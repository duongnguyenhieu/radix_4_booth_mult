==> flow/design.v <==
module add_sub_unit #(parameter WIDTH = 8)(
  input  signed [WIDTH-1:0] A,
  input  signed [WIDTH-1:0] B,
  input  SnA, 
  output signed [WIDTH-1:0] S
);
  assign S = SnA ? (A - B) : (A + B);
endmodule
`timescale 1ns / 1ps
module booth_encoder (
  input  [2:0] booth_enc_in,
  output reg booth_enc_neg,
  output reg booth_enc_A,
  output reg booth_enc_2A
);
  always @(*) begin
  {booth_enc_neg, booth_enc_A, booth_enc_2A} = 3'b000;  
  case (booth_enc_in)
    3'b000, 3'b111: {booth_enc_neg, booth_enc_A, booth_enc_2A} = 3'b000;
    3'b001, 3'b010: {booth_enc_neg, booth_enc_A, booth_enc_2A} = 3'b010;
    3'b011:         {booth_enc_neg, booth_enc_A, booth_enc_2A} = 3'b001;
    3'b100:         {booth_enc_neg, booth_enc_A, booth_enc_2A} = 3'b101;
    3'b101, 3'b110: {booth_enc_neg, booth_enc_A, booth_enc_2A} = 3'b110;
    default:        {booth_enc_neg, booth_enc_A, booth_enc_2A} = 3'b000;
  endcase
end
endmodule
`timescale 1ns / 1ps
module booth_mult #(
  parameter A_WIDTH = 6,
  parameter B_WIDTH = 6,
  parameter P_WIDTH = A_WIDTH + B_WIDTH + 1
)(
  input  clk,
  input  rst_n,
  input  load,
  input  signed [A_WIDTH-1:0] A,
  input  signed [B_WIDTH-1:0] B,
  output reg signed [P_WIDTH-1:0] P
);
  reg  signed [P_WIDTH+B_WIDTH:0] reg_PB;
  reg  signed [P_WIDTH+B_WIDTH:0] mid_PB;   
  reg  signed [P_WIDTH+B_WIDTH:0] next_PB; 
  wire signed [2:0] booth_in;
  wire booth_enc_neg, booth_enc_A, booth_enc_2A;
  wire signed [P_WIDTH:0] A_ext;
  wire signed [P_WIDTH:0] A_shifted;
  wire signed [P_WIDTH:0] A_sel;
  wire signed [P_WIDTH:0] addsub_out;
  integer count;
  localparam MAX_COUNT = (B_WIDTH + 2)/ 2;
  reg done;
  typedef enum reg [1:0] {
    IDLE = 2'b00,
    SHIFT1 = 2'b01,
    ADD_SUB = 2'b10,
    SHIFT2 = 2'b11
  } state_t;
  state_t state;
  assign booth_in = reg_PB[2:0];  
  booth_encoder u_booth_encoder (
    .booth_enc_in (booth_in),
    .booth_enc_neg(booth_enc_neg),
    .booth_enc_A  (booth_enc_A),
    .booth_enc_2A (booth_enc_2A)
  );
  assign A_ext     = {{(P_WIDTH+1-A_WIDTH){A[A_WIDTH-1]}}, A};
  assign A_shifted = A_ext <<<1;
  assign A_sel =
      booth_enc_2A ? A_shifted :
      booth_enc_A  ? A_ext :
                     { (P_WIDTH+1){1'b0} };
  add_sub_unit #(.WIDTH(P_WIDTH+1)) u_add_sub (
    .A   (mid_PB[P_WIDTH+B_WIDTH : B_WIDTH]),  
    .B   (A_sel),
    .SnA (booth_enc_neg),
    .S   (addsub_out)
  );
  always @(posedge clk or negedge rst_n) begin
    if (!rst_n) begin
      reg_PB <= 0;
      P      <= 0;
      count  <= 0;
      done   <= 1'b0;
      state  <= IDLE;
    end
    else begin
      case (state)
        IDLE: begin
          if (load) begin
            reg_PB <= { {(P_WIDTH+1){1'b0}}, B, 1'b0 };  
            P      <= 0;
            count  <= 0;
            done   <= 1'b0;
            state  <= SHIFT1;
          end
        end
        SHIFT1: begin
          mid_PB <= $signed(reg_PB) >>> 1;
          state  <= ADD_SUB;
        end
        ADD_SUB: begin
          next_PB <= { addsub_out, mid_PB[B_WIDTH-1:0] };
          state   <= SHIFT2;
        end
        SHIFT2: begin
          reg_PB <= $signed(next_PB) >>> 1;
          count  <= count + 1;
          P <= mid_PB[P_WIDTH-1:0];
          if (count == MAX_COUNT - 1) begin
            done  <= 1'b1;
            state <= IDLE;
          end else begin
            state <= SHIFT1;  
          end
        end
      endcase
    end
  end
endmodule
Step by step through the tools: booth_mult
The steps from the RTL of booth_mult to its reports follow in flow order.
Lines are those of the file above, counted from 1.
Operators: Yosys type, input widths -> output width; for muxes data width and select width s.
Library cell names are shortened.
{ "design": {"top_module": "booth_mult", "clk_port": "clk", "cell_library": "sky130hd", "corner": "tt_025C_1v80"} }

After elaboration
Yosys after proc, flatten, opt, wreduce and memory -nomap, before mapping. Memory bits, and registers merged into a memory's read port (data or address), are not among the register bits. Print and check cells are not counted. Equal cells are merged and count once.
Memory sizes are those after Yosys's memory passes, which may raise the word count (mostly to a power of two), join words into wider ones and drop unused or constant bits.
{ "op_classes": {"addsub": 3, "mul": 0, "n_div": 0, "n_cmp": 0, "equal": 5, "shifts": 0, "muxes": 12, "n_logic": 0, "reduce_and_logical": 7} }
{ "ops": {"columns": ["cell", "n"], "rows": [
  ["$pmux 32 s2", 1],
  ["$mux 14", 3],
  ["$pmux 20 s2", 1],
  ["$add 32x2->32 const B", 1],
  ["$eq 32x3->1 const B", 1],
  ["$mux 32", 1],
  ["$pmux 13 s2", 1],
  ["$mux 20", 1],
  ["$add 13x14->14", 1],
  ["$sub 13x14->14", 1],
  ["$mux 13", 1],
  ["$reduce_and 2->1", 4],
  ["$pmux 2 s4", 1],
  ["$eq 2x2->1 const B", 2],
  ["$reduce_bool 4->1", 1],
  ["$eq 2x1->1 const B", 1],
  ["$ne 2x2->1 const B", 1],
  ["$logic_not 2->1", 1],
  ["$reduce_bool 2->1", 1],
  ["$mux 2", 1],
  ["$mux 1", 1]
]} }
{ "word_totals": {"ff_bits": 106, "latch_bits": 0, "ram_bits": 0, "rom_bits": 24, "clocked_rd_ports_x_width": 0, "memories": 1, "out_inout_bits": 13, "word_cells": 34} }
{ "mem_list": {"columns": ["memory", "size", "width", "rd", "write_ports", "line_no", "source"], "rows": [
  ["(name not given)", 8, 3, 1, 0, 18, "case (booth_enc_in)"]
]} }

Longest topological paths
Yosys ltp: most cells in a row. Word level: on the elaborated netlist, between registers, memories and ports. Mapped: between sequential cells and ports; inverters and the memories' decode and read muxes count.
{ "depth": {"depth_word": 4, "ABC_AREA": 0, "depth_mapped": 16, "mapped_depth_nobuf": 16} }

Synthesis result
Source: synth_stat.txt of the flow (Yosys; design flattened, memories mapped). It holds for the ABC_AREA given above (unset counts as 0); a run with the other value may have another netlist.
The area totals of this step are shown rounded.
{ "by_type": {"columns": ["cell_type", "n", "type_area_um2"], "rows": [
  ["dfrtp_1", 67, 1.68E+03],
  ["edfxtp_1", 37, 1.11E+03],
  ["a22o_1", 27, 236.477],
  ["xor2_1", 25, 218.96],
  ["ha_1", 17, 212.704],
  ["nor2_1", 44, 165.158],
  ["nand2_1", 37, 138.883],
  ["xnor2_1", 15, 131.376],
  ["o21ai_0", 22, 110.106],
  ["a21oi_1", 17, 85.082],
  ["mux2i_1", 7, 70.067],
  ["nand4_1", 10, 62.56],
  ["clkbuf_1", 15, 56.304],
  ["mux2_2", 5, 56.304],
  ["and3_1", 8, 50.048],
  ["nor4_1", 8, 50.048],
  ["or3_1", 8, 50.048],
  ["inv_1", 13, 48.797]
]} }
Other cell types: 42; their cells: 73.
{ "mapped": {"cell_count": 455, "synth_area_um2": 5100, "sequential_area_um2": 2800, "ff_cells": 105} }
The figures by module come from a second, unflattened synthesis with its own total; it is not the netlist above.
{ "hier_totals": {"hier_cells": 484, "hier_area_um2": 5300} }
Each row is one instance without its submodules.
{ "by_module": {"columns": ["mod", "n_inst", "n_cells", "area_um2", "seq_area_um2"], "rows": [
  ["booth_mult", 1, 345, 4300, 2800],
  ["add_sub_unit (WIDTH=14)", 1, 133, 960, 0.0],
  ["booth_encoder", 1, 6, 54, 0.0]
]} }

Path before layout
Source: OpenSTA report_checks on the synthesized netlist (no wires, ideal clock, input and output delay 20% of the period each), path of least setup slack; recovery checks are left aside. Register names are those of the netlist, which keeps one name where synthesis merged equal registers.
{ "synth_timing": {"path_type": "register to register", "startpoint": "register reg_PB[1]", "endpoint": "register next_PB[19]", "period_ns": 4.42, "setup_ns": 0.265, "t_first_pin_ns": 0.000, "arrival_time_ns": 3.521, "path_slack_ns": 0.634, "delay_ns": 3.786, "path_stages": 16, "synth_period_reached_ns": 3.786} }
"delay_ns" is the arrival time less input delay plus setup time.
"path_stages" counts driving pins, that of a launching flip-flop among them; a cell with two outputs on the path counts twice.
"synth_period_reached_ns" is the clock period less the worst setup slack; recovery checks do not enter. This is arithmetic on one report: input and output delays are still those of the set period (20% each).
Between the ends stands the longest chain of elaborated cells between them, by number of cells; it is not shown to be the way that was timed. Of several equally long chains one is given.
Each line given opens the expression or statement behind the cell; cells for indexed reads and writes are added by Yosys, which also makes memories of some case tables.
A memory read counts as a cell of the chain, while the word-level depth stops at memories.
A register here has more assigning lines than the two given.
{ "synth_via": {"cell_sequence": "dfrtp_1 > ha_1 > mux2i_1 > and3_1 > a21oi_1 > ha_1 > o21ai_0 > nand2_1 > xnor2_1 > ha_1 > and2_1 > a221oi_1 > a21oi_1 > o41ai_2 > nor3_1 > or3_1", "elab_chain_cells": 5, "cells_between": 6, "cone_lines": 4} }
{ "synth_rtl": {"columns": ["item", "line_no", "source"], "rows": [
  ["start: declaration", 41, "reg  signed [P_WIDTH+B_WIDTH:0] reg_PB;"],
  ["start: assignment", 91, "reg_PB <= { {(P_WIDTH+1){1'b0}}, B, 1'b0 };"],
  ["start: assignment", 107, "reg_PB <= $signed(next_PB) >>> 1;"],
  ["$mem_v2 8x3", 18, "case (booth_enc_in)"],
  ["$mux 14", 71, "booth_enc_A  ? A_ext :"],
  ["$mux 14", 70, "booth_enc_2A ? A_shifted :"],
  ["$add 13x14->14", 7, "assign S = SnA ? (A - B) : (A + B);"],
  ["$mux 14", 7, null],
  ["end: assignment", 103, "next_PB <= { addsub_out, mid_PB[B_WIDTH-1:0] };"],
  ["end: declaration", 43, "reg  signed [P_WIDTH+B_WIDTH:0] next_PB;"]
]} }

Timing after layout
Path of least setup slack in the final report of run 1 (OpenROAD, finished layout, wires in). Where an end is a register, its clock arrival counts in the times.
{ "layout_timing": {"path_type": "input to register", "startpoint": "input port A[3]", "endpoint": "register next_PB[18]", "period_ns": 4.63, "setup_ns": 0.15, "t_first_pin_ns": 0.93, "arrival_time_ns": 4.29, "path_slack_ns": 0.53, "path_stages": 14} }
Between the ends stands the longest chain of elaborated cells between them, by number of cells; it is not shown to be the way that was timed. Of several equally long chains one is given.
{ "layout_via": {"cell_sequence": "clkdlybuf4s50_1 > or4_1 > o21ai_0 > nand2_1 > o21ai_0 > a22o_1 > a22oi_1 > ha_1 > o21ai_0 > nand2b_1 > o311a_1 > o41ai_2 > or4b_1 > o211ai_1", "elab_chain_cells": 4, "cells_between": 5, "cone_lines": 3} }
{ "layout_rtl": {"columns": ["item", "line_no", "source"], "rows": [
  ["start: declaration", 37, "input  signed [A_WIDTH-1:0] A,"],
  ["$mux 14", 71, "booth_enc_A  ? A_ext :"],
  ["$mux 14", 70, "booth_enc_2A ? A_shifted :"],
  ["$add 13x14->14", 7, "assign S = SnA ? (A - B) : (A + B);"],
  ["$mux 14", 7, null],
  ["end: assignment", 103, "next_PB <= { addsub_out, mid_PB[B_WIDTH-1:0] };"],
  ["end: declaration", 43, "reg  signed [P_WIDTH+B_WIDTH:0] next_PB;"]
]} }

Add stored flow runs of booth_mult

Module booth_mult, platform sky130hd: 2 stored runs of the flow (Yosys, OpenROAD) with differing settings, in no particular order. Input and output delays are each 20% of the period that was set; the output load is 0.01 pF.
"achieved_period_ns" means the clock period less the worst setup slack. The figure is calculated, with input and output delays left at 20% of the set period.
Results are given in rounded form.
[
  {
    "run": "run 1",
    "settings": { "period_ns": 4.63, "CORE_UTILIZATION": 40, "SETUP_SLACK_MARGIN": 0.2, "PLACE_DENSITY_LB_ADDON": 0.14, "CELL_PAD_IN_SITES_DETAIL_PLACEMENT": 2, "CTS_CLUSTER_SIZE": 13, "CTS_CLUSTER_DIAMETER": 319, "CAP_MARGIN": 10, "CORE_MARGIN": 2, "SLEW_MARGIN": 20 },
    "results": { "setup_worst_slack_ns": 0.53, "synth_chip_area_um2": 5100, "die_um2": 14000, "setupTns_ns": 0.000, "achieved_period_ns": 4.103, "layout_utilization_pct": 47 }
  },
  {
    "run": "run 2",
    "settings": { "period_ns": 2.79, "CAP_MARGIN": 20, "CORE_MARGIN": 2, "CORE_UTILIZATION": 40, "SLEW_MARGIN": 20 },
    "results": { "setup_worst_slack_ns": -0.73, "synth_chip_area_um2": 5100, "die_um2": 14000, "setupTns_ns": -3.6, "achieved_period_ns": 3.522, "layout_utilization_pct": 52 }
  }
]
